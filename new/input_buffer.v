==> flow/design.v <==
module input_buffer(
    input wire clk,
    input wire rst,
    input wire refresh,
    input wire [15:0] data_in,
    output reg [1:0] bit_pair_0,
    output reg [1:0] bit_pair_1,
    output reg [1:0] bit_pair_2,
    output reg [1:0] bit_pair_3,
    output reg [1:0] bit_pair_4,
    output reg [1:0] bit_pair_5,
    output reg [1:0] bit_pair_6,
    output reg [1:0] bit_pair_7
);
reg [15:0] data_reg [1:0];     
reg decoding;                   
reg [15:0] decoding_data;       
reg has_new_data;              
reg [15:0] prev_data;          
always @(data_in) begin
    if (rst) begin
        has_new_data <= 1'b0;  
    end
    else begin
        if (data_in != 16'b0) begin
            has_new_data <= 1'b1;        
        end
        else begin
            has_new_data <= 1'b0;        
        end
    end
end
always @(posedge clk or posedge rst) begin
    if (rst) begin
        data_reg[0] <= 16'b0;
        data_reg[1] <= 16'b0;
        decoding_data <= 16'b0;
        prev_data <= 16'b0;
        decoding <= 1'b0;
    end
    else begin
        if (refresh) begin
            if (data_reg[1] != 16'b0) begin
                decoding_data <= data_reg[0];
                data_reg[0] <= data_reg[1];   
                data_reg[1] <= 16'b0;         
                decoding <= 1'b1;
            end
            else if (data_reg[0] != 16'b0) begin
                decoding_data <= data_reg[0];
                data_reg[0] <= 16'b0;
                decoding <= 1'b1;
            end
            else begin
                decoding <= 1'b0;
            end
        end
        else if (has_new_data) begin
            if (!decoding) begin
                decoding_data <= data_in;
                decoding <= 1'b1;
            end
            else if (data_reg[0] == 16'b0) begin
                prev_data <= data_in;
                if (decoding_data != prev_data) begin
                    data_reg[0] <= data_in;
                end
            end
            else if (data_reg[1] == 16'b0) begin
                prev_data <= data_in;   
                if (data_reg[0] != prev_data) begin
                    data_reg[1] <= data_in;
                end
            end
        end
    end
end
always @(*) begin
    bit_pair_0 = decoding_data[1:0];
    bit_pair_1 = decoding_data[3:2];
    bit_pair_2 = decoding_data[5:4];
    bit_pair_3 = decoding_data[7:6];
    bit_pair_4 = decoding_data[9:8];
    bit_pair_5 = decoding_data[11:10];
    bit_pair_6 = decoding_data[13:12];
    bit_pair_7 = decoding_data[15:14];
end
endmodule
-- Step by step through the tools: input_buffer
Tool output for the design above, in the order of the flow.
Line numbers count from 1 in the design file above.
Library cell names are shortened.
Not given: --
- top: input_buffer
- clock input: clk
- library: sky130hd
- library corner: tt_025C_1v80

-- Word-level counts
Counts by Yosys on the flattened word-level netlist (proc, flatten, opt, wreduce). Print and check cells are left out. Cells with the same type and inputs are merged into one.
- output and inout port bits at 16
- noted word-level cells: 55
- bits of input ports: 19
- register bits after elaboration at 65
- muxes and demuxes at 27
- eq/ne operators at 6
- bitwise operators at 1
- reduce/logical cells at 16
- operators by type and width (operator ; number):
    two-way mux 16 bit ; 21
    nonzero test 16 bit ; 3
    inequality test 16 bit ; 2
    zero test 16 bit ; 2
    nonzero test 2 bit ; 7
    AND reduction 6 bit ; 1
    two-way mux 1 bit ; 6
    AND reduction 5 bit ; 1
    inequality test 2 bit with constant B ; 2
    AND reduction 4 bit ; 1
    inequality test 3 x 1 -> 1 bit with constant B ; 1
    AND reduction 3 bit ; 1
    inequality test 2 x 1 -> 1 bit with constant B ; 1
    NOT 1 bit ; 1

-- Depth
Longest topological path by Yosys (ltp), each cell counted once; first at word level (registers and memories cut), then after technology mapping (sequential cells cut; the memories' decode and read muxes count).
- depth in word-level cells at 7
- ABC_AREA at 1
- noted depth in mapped cells: 11
- gate-level depth less buffers at 10

-- Netlist
The flow's flattened synthesis, as Yosys stat reports it; memories are mapped. The netlist is that of the ABC_AREA named above (0 if unset); the other value can give another one.
The area totals of this step are shown rounded.
- cells by type (type ; number ; area in all (um^2)):
    dfrtp_1 ; 65 ; 1626.56
    nand2_1 ; 194 ; 728.198
    nor2_1 ; 64 ; 240.23
    inv_1 ; 62 ; 232.723
    nand4_1 ; 33 ; 206.448
    o21ai_0 ; 38 ; 190.182
    nand3_1 ; 23 ; 115.11
    a21oi_1 ; 16 ; 80.077
    o21ai_1 ; 9 ; 45.043
    buf_2 ; 8 ; 40.038
    nand3_4 ; 2 ; 35.034
    buf_4 ; 4 ; 30.029
    clkbuf_1 ; 7 ; 26.275
    xor2_1 ; 3 ; 26.275
    nor2_4 ; 2 ; 22.522
    nand3_2 ; 2 ; 20.019
    nor2_8 ; 1 ; 20.019
    xnor2_1 ; 2 ; 17.517
Other cell types: 8; their cells: 14.
- chip area (Yosys): 3800 um^2
- mapped cells at 549
- flip-flop cells at 65

-- Timing after synthesis
Source: OpenSTA report_checks on the synthesized netlist (no wires, ideal clock, input and output delay 20% of the period each), path of least setup slack; recovery checks are left aside. Register names are those of the netlist, which keeps one name where synthesis merged equal registers.
- path kind: input to register
- start point: in rst
- end point: reg data_reg[1][0]
- period: 2.92 ns
- noted delay of the path: 2.379 ns
- required time: 2.853 ns
- noted launch time at the first pin: 0.584 ns
- noted setup time: 0.067 ns
- external input delay at 0.584 ns
- setup slack at -0.043 ns
- stages: 6
- arrival time at 2.896 ns
- buffers on the path at 1
- synthesis period reached at 2.963 ns
"delay of the path" = arrival - input delay + setup time.
"stages": output pins that drive a net of the path, with the launching flip-flop's if there is one; two outputs of one cell count as two.
"synthesis period reached" = period - worst setup slack (recovery checks aside). The figure is calculated, with input and output delays left at 20% of the set period.
The rows between start and end are the longest chain of elaborated cells between them; the timing report does not say that the signal goes this way. Where chains are equally long, one stands for them.
A line is the first line of the expression or statement that the cell stems from. Yosys adds cells for indexed reads and writes and turns some case tables into memories.
A register here has more assigning lines than the two given.
- cells stage by stage: inv_1 -> nand3_1 -> nand2_1 -> clkbuf_1 -> nand4_1 -> nand2_1
- cells in the longest elaborated chain at 3
- elaborated cells between the ends (all ways) at 5
- noted source lines of those cells: 3
- those cells by class: mux (3); reduce/logical (2)
- RTL lines, path post-synthesis (what ; RTL line ; RTL):
    from (decl) ; 3 ; input wire rst,
    two-way mux 1 bit ; 21 ; if (rst) begin
    two-way mux 16 bit ; 58 ; else if (has_new_data) begin
    two-way mux 16 bit ; 42 ; if (refresh) begin
    to (assign) ; 46 ; data_reg[1] <= 16'b0;
    to (assign) ; 72 ; data_reg[1] <= data_in;
    to (decl) ; 15 ; reg [15:0] data_reg [1:0];

-- Path in the finished layout
Path of least setup slack in the final report of stored run 2 (OpenROAD, finished layout, wires in). Where an end is a register, its clock arrival counts in the times.
- path kind: input to register
- start point: in data_in[10]
- end point: reg decoding_data[14]
- required time: 3.56 ns
- period: 3.32 ns
- noted launch time at the first pin: 0.66 ns
- noted setup time: 0.10 ns
- stages: 9
- buffers on the path at 1
- setup slack at 1.00 ns
- arrival time at 2.56 ns
- external input delay at 0.66 ns
The rows between start and end are the longest chain of elaborated cells between them; the timing report does not say that the signal goes this way. Where chains are equally long, one stands for them.
A register here has more assigning lines than the two given.
- cells stage by stage: clkdlybuf4s50_1 -> nor2_1 -> nand2_1 -> nor2_1 -> nand2_1 -> nand2_1 -> nand2_1 -> nand3_2 -> o21ai_0
- cells in the longest elaborated chain at 5
- elaborated cells between the ends (all ways) at 7
- noted source lines of those cells: 4
- those cells by class: mux (4); reduce/logical (3)
- RTL lines, path after layout (what ; RTL line ; RTL):
    from (decl) ; 5 ; input wire [15:0] data_in,
    nonzero test 16 bit ; 25 ; if (data_in != 16'b0) begin
    two-way mux 1 bit ; 25 ;
    two-way mux 1 bit ; 21 ; if (rst) begin
    two-way mux 16 bit ; 58 ; else if (has_new_data) begin
    two-way mux 16 bit ; 42 ; if (refresh) begin
    to (assign) ; 44 ; decoding_data <= data_reg[0];
    to (assign) ; 50 ; decoding_data <= data_reg[0];
    to (decl) ; 17 ; reg [15:0] decoding_data;

Hand-over note for input_buffer

Below are 2 stored runs of the flow (Yosys, OpenROAD; platform sky130hd) on input_buffer, each with its settings and what was measured, unordered. Constraints: input delay and output delay 20% of the set period each, output load 0.01 pF.
"achieved clock period" is the run's clock period less its worst setup slack. It is reckoned from that one timing run; input and output delays stay at 20% of the period that was set.
By "time used up by the worst setup path" is meant the share of the clock period that the worst setup path is allowed (20% is reserved at inputs, 20% at outputs), minus its slack. Clock arrival times at its registers enter into it.
"power" rests on the timing tool's default activity at the inputs, not on a simulated workload.
Results are given in rounded form.

Stored run 1
Settings were period_ns = 2.31; CORE_UTILIZATION = 72; SETUP_SLACK_MARGIN = 0.59; PLACE_DENSITY = 0.91; CORE_MARGIN = 6; CELL_PAD_IN_SITES_GLOBAL_PLACEMENT = 1; CELL_PAD_IN_SITES_DETAIL_PLACEMENT = 1; TNS_END_PERCENT = 100; GPL_TIMING_DRIVEN = 1; CTS_CLUSTER_SIZE = 52; MAX_ROUTING_LAYER = met4; CAP_MARGIN = 20; SLEW_MARGIN = 20
- stopped before the end: placement reported GPL-0301

Stored run 2
Settings were period_ns = 3.32; CORE_UTILIZATION = 38; SETUP_SLACK_MARGIN = 0.22; PLACE_DENSITY = 0.57; HOLD_SLACK_MARGIN = 0.2; CELL_PAD_IN_SITES_GLOBAL_PLACEMENT = 3; ABC_AREA = 1; CTS_CLUSTER_SIZE = 12; CTS_CLUSTER_DIAMETER = 105; CAP_MARGIN = 30; SLEW_MARGIN = 25; MIN_ROUTING_LAYER = met1; CORE_MARGIN = 2
- worst hold slack: 0.50 ns
- achieved clock period at 2.322 ns
- time used up by the worst setup path at 1.66 ns
- critical path kind: input to register
- setup slack of the critical path: 1.00 ns
- standard-cell area after layout: 4400 um^2
- noted the total negative slack: 0.000 ns
- total die area: 11000 um^2
- utilization of the finished layout at 45%
- power at 3000 uW
- cell area after synthesis at 3800 um^2

End of note.
