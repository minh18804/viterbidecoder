==> flow/design.v <==
module selector(
    input wire clk,
    input wire rst,
    input wire [7:0] updated_selected_branch_at_00,
    input wire [7:0] updated_selected_branch_at_01,
    input wire [7:0] updated_selected_branch_at_10,
    input wire [7:0] updated_selected_branch_at_11,
    input wire [3:0] new_branch_metric_00,
    input wire [3:0] new_branch_metric_01,
    input wire [3:0] new_branch_metric_10,
    input wire [3:0] new_branch_metric_11,
    input wire [2:0] write_pointer_in,
    input wire valid_in,
    output reg [7:0] out,
    output reg refresh
);
    wire [3:0] min_01 = (new_branch_metric_00 <= new_branch_metric_01) ? new_branch_metric_00 : new_branch_metric_01;
    wire [1:0] state_01 = (new_branch_metric_00 <= new_branch_metric_01) ? 2'b00 : 2'b01;
    wire [3:0] min_23 = (new_branch_metric_10 <= new_branch_metric_11) ? new_branch_metric_10 : new_branch_metric_11;
    wire [1:0] state_23 = (new_branch_metric_10 <= new_branch_metric_11) ? 2'b10 : 2'b11;
    wire [3:0] min_metric = (min_01 <= min_23) ? min_01 : min_23;
    wire [1:0] selected_state = (min_01 <= min_23) ? state_01 : state_23;
    wire [7:0] selected_path = (selected_state == 2'b00) ? updated_selected_branch_at_00 :
                              (selected_state == 2'b01) ? updated_selected_branch_at_01 :
                              (selected_state == 2'b10) ? updated_selected_branch_at_10 :
                                                         updated_selected_branch_at_11;
    always @(posedge clk or posedge rst) begin
        if (rst) begin
            out <= 8'b00000000;
            refresh <= 1'b0;
        end else begin
            refresh <= 1'b0;   
            if (valid_in && selected_path != out) begin
                out <= selected_path;
                refresh <= 1'b1;   
            end
        end
    end
endmodule
# From RTL to reports: selector
# What the tools print for selector, step after step.
# Line numbers count from 1 in the design file above.
# Library cell names are shortened.
design:
  top_module: "selector"
  clock_port: "clk"
  cell_library: "sky130hd"
  corner: "tt_025C_1v80"

# After elaboration
# Source: Yosys, flattened and elaborated, memories not mapped. Widths are those after wreduce; folded enables and synchronous resets count as part of the registers. Registers that Yosys merges into a memory's read port (data or address) are not register bits. Print and check cells do not count. Equal cells are merged and count once.
word_totals:
  regBits: 9
  in_bits: 54
  out_inout_bits: 9
  wordCells: 19
classes:
  n_cmp: 3
  n_eq: 3
  muxes: 9
  reduce_and_logical: 2
op_table:
  columns: ["op", "count"]
  rows:
  - ["two-way mux 8 bit", 3]
  - ["<= comparator 4 bit", 3]
  - ["!= test 8 bit", 1]
  - ["two-way mux 4 bit", 2]
  - ["two-way mux 1 bit", 3]
  - ["equality test 2 x 1 -> 1 bit (second input constant)", 1]
  - ["equality test 2 bit (second input constant)", 1]
  - ["logical NOT 2 bit", 1]
  - ["two-way mux 2 bit", 1]
  - ["logical AND 1 bit", 1]

# Longest topological paths
# Longest topological path by Yosys (ltp), each cell counted once; first at word level (registers and memories cut), then after technology mapping (sequential cells cut; the memories' decode and read muxes count).
depth:
  depth_word: 11
  abc_area: 0
  mapped_depth: 18
  ltp_nobuf: 15

# Mapped cells and area
# The flow's flattened synthesis, as Yosys stat reports it; memories are mapped. The netlist is that of the ABC_AREA named above (0 if unset); the other value can give another one.
# The area totals of this step are shown rounded.
synth_totals:
  mapped_cells: 176
  yosys_area_um2: 1340
  sequential_area_um2: 225
  flip_flops: 9
  buf_cells: 6
by_type:
  columns: ["cell_type", "count", "area_total_um2"]
  rows:
  - ["dfrtp_1", 9, 225.216]
  - ["ha_1", 12, 150.144]
  - ["o21ai_0", 19, 95.091]
  - ["a211oi_1", 11, 82.579]
  - ["nand3_1", 16, 80.077]
  - ["inv_1", 19, 71.318]
  - ["mux2i_1", 6, 60.058]
  - ["nand2_1", 10, 37.536]
  - ["a2111oi_0", 4, 35.034]
  - ["and4_1", 4, 35.034]
  - ["nand4_1", 5, 31.28]
  - ["a21boi_0", 4, 30.029]
  - ["nor2_1", 8, 30.029]
  - ["a31o_2", 3, 26.275]
  - ["o311ai_4", 1, 26.275]
  - ["o21a_1", 3, 22.522]
  - ["a21oi_1", 4, 20.019]
  - ["nor4_1", 3, 18.768]
# Not listed: further types 27, cells in them 35.

# Path before layout
# Path of least setup slack by OpenSTA after synthesis, without wires, with an ideal clock, recovery checks aside; 20% of the period is set as input and as output delay. Where synthesis merged equal registers, the netlist keeps one of their names.
synth_timing:
  path_kind: "input -> register"
  startpoint: "in new_branch_metric_11[3]"
  endpoint: "reg refresh"
  clock_period_ns: 3.96
  input_delay_ns: 0.792
  setup_time_ns: 0.143
  t_first_pin_ns: 0.792
  arrival_time_ns: 3.847
  required_ns: 3.817
  setup_slack_ns: -0.031
  delay_ns: 3.198
  stages: 14
  n_path_buf: 0
  period_less_setup_slack_ns: 3.991
# "delay_ns" is the arrival time less input delay plus setup time.
# "stages": output pins that drive a net of the path, with the launching flip-flop's if there is one; two outputs of one cell count as two.
# "period_less_setup_slack_ns" = period - worst setup slack (recovery checks aside). The figure is calculated, with input and output delays left at 20% of the set period.
# Between the ends stands the longest chain of elaborated cells between them, by number of cells; it is not shown to be the way that was timed. Of several equally long chains one is given.
# A line is the first line of the expression or statement that the cell stems from. Yosys adds cells for indexed reads and writes and turns some case tables into memories.
# At most two assigning lines are given for a register; there are more.
synth_via:
  path_cell_list: "inv_1 ha_1 or2_2 o311a_1 nand2_1 mux2i_1 ha_1 nor2b_1 o211a_1 o21a_1 or3_1 a2bb2oi_1 a2111oi_2 a41oi_1"
  elab_chain_cells: 11
  cells_between: 14
  classes_between: "compare (2); eq/ne (3); mux (7); reduce/logical (2)"
synth_rtl:
  columns: ["element", "line_no", "text"]
  rows:
  - ["start: declaration", 11, "input wire [3:0] new_branch_metric_11,"]
  - ["<= comparator 4 bit", 19, "wire [3:0] min_23 = (new_branch_metric_10 <= new_branch_metric_11) ? new_branch_metric_10 : new_branch_metric_ ..."]
  - ["two-way mux 4 bit", 19, null]
  - ["<= comparator 4 bit", 22, "wire [1:0] selected_state = (min_01 <= min_23) ? state_01 : state_23;"]
  - ["two-way mux 2 bit", 22, null]
  - ["equality test 2 bit", 25, "(selected_state == 2'b10) ? updated_selected_branch_at_10 :"]
  - ["two-way mux 8 bit", 25, null]
  - ["two-way mux 8 bit", 24, "(selected_state == 2'b01) ? updated_selected_branch_at_01 :"]
  - ["two-way mux 8 bit", 23, "wire [7:0] selected_path = (selected_state == 2'b00) ? updated_selected_branch_at_00 :"]
  - ["!= test 8 bit", 33, "if (valid_in && selected_path != out) begin"]
  - ["logical AND 1 bit", 33, null]
  - ["two-way mux 1 bit", 33, null]
  - ["end: assignment", 32, "refresh <= 1'b0;"]
  - ["end: assignment", 35, "refresh <= 1'b1;"]
  - ["end: declaration", 15, "output reg refresh"]

# Path in the finished layout
# From the final timing report of job 1: the path of least setup slack in the routed layout; clock arrival at registers is part of the times.
layout_timing:
  path_kind: "input -> register"
  startpoint: "in new_branch_metric_11[2]"
  endpoint: "reg refresh"
  clock_period_ns: 4.6
  input_delay_ns: 0.92
  setup_time_ns: 0.14
  t_first_pin_ns: 0.92
  arrival_time_ns: 4.02
  required_ns: 4.69
  setup_slack_ns: 0.67
  stages: 16
  n_path_buf: 2
# Between the ends stands the longest chain of elaborated cells between them, by number of cells; it is not shown to be the way that was timed. Of several equally long chains one is given.
# At most two assigning lines are given for a register; there are more.
layout_via:
  path_cell_list: "buf_6 buf_6 inv_12 ha_4 or3_4 o311a_4 nand2_4 mux2i_2 ha_1 nor2b_4 o211a_4 o21a_4 or3_4 a2bb2oi_2 a2111oi_4 a41oi_1"
  elab_chain_cells: 11
  cells_between: 14
  classes_between: "compare (2); eq/ne (3); mux (7); reduce/logical (2)"
layout_rtl:
  columns: ["element", "line_no", "text"]
  rows:
  - ["start: declaration", 11, "input wire [3:0] new_branch_metric_11,"]
  - ["<= comparator 4 bit", 19, "wire [3:0] min_23 = (new_branch_metric_10 <= new_branch_metric_11) ? new_branch_metric_10 : new_branch_metric_ ..."]
  - ["two-way mux 4 bit", 19, null]
  - ["<= comparator 4 bit", 22, "wire [1:0] selected_state = (min_01 <= min_23) ? state_01 : state_23;"]
  - ["two-way mux 2 bit", 22, null]
  - ["equality test 2 bit", 25, "(selected_state == 2'b10) ? updated_selected_branch_at_10 :"]
  - ["two-way mux 8 bit", 25, null]
  - ["two-way mux 8 bit", 24, "(selected_state == 2'b01) ? updated_selected_branch_at_01 :"]
  - ["two-way mux 8 bit", 23, "wire [7:0] selected_path = (selected_state == 2'b00) ? updated_selected_branch_at_00 :"]
  - ["!= test 8 bit", 33, "if (valid_in && selected_path != out) begin"]
  - ["logical AND 1 bit", 33, null]
  - ["two-way mux 1 bit", 33, null]
  - ["end: assignment", 32, "refresh <= 1'b0;"]
  - ["end: assignment", 35, "refresh <= 1'b1;"]
  - ["end: declaration", 15, "output reg refresh"]

# selector through Yosys and OpenROAD on sky130hd: 2 stored runs, unordered, with their settings and measured results. The constraints put input and output delay at 20% of the set period each and load the outputs with 0.01 pF.
# Values from the reports are rounded here.
runs:
  - name: "job 1"
    settings:
      period_ns: 4.6
      CORE_UTILIZATION: 19
      SETUP_SLACK_MARGIN: 1.2
      CORE_MARGIN: 4
      CELL_PAD_IN_SITES_GLOBAL_PLACEMENT: 1
      CELL_PAD_IN_SITES_DETAIL_PLACEMENT: 1
      TNS_END_PERCENT: 100
      GPL_ROUTABILITY_DRIVEN: 0
      CTS_CLUSTER_SIZE: 27
      CTS_CLUSTER_DIAMETER: 307
      CAP_MARGIN: 25
      SLEW_MARGIN: 30
      MIN_ROUTING_LAYER: "met1"
      MAX_ROUTING_LAYER: "met4"
    results:
      synthArea_um2: 1340
      final_die_area_um2: 8480
      post_route_util_pct: 38.6
      worst_setup_slack_ns: 0.666
      tns_ns: 0.000
      ws_hold_ns: 0.546
  - name: "job 2"
    settings:
      period_ns: 6.38
      CORE_UTILIZATION: 40
      SETUP_SLACK_MARGIN: 0.08
      PLACE_DENSITY_LB_ADDON: 0.14
      CORE_MARGIN: 7
      GPL_TIMING_DRIVEN: 1
      GPL_ROUTABILITY_DRIVEN: 1
      MAX_ROUTING_LAYER: "met5"
      CAP_MARGIN: 20
      SLEW_MARGIN: 20
    results:
      synthArea_um2: 1340
      final_die_area_um2: 5170
      post_route_util_pct: 63.6
      worst_setup_slack_ns: 1.06
      tns_ns: 0.000
      ws_hold_ns: 0.572
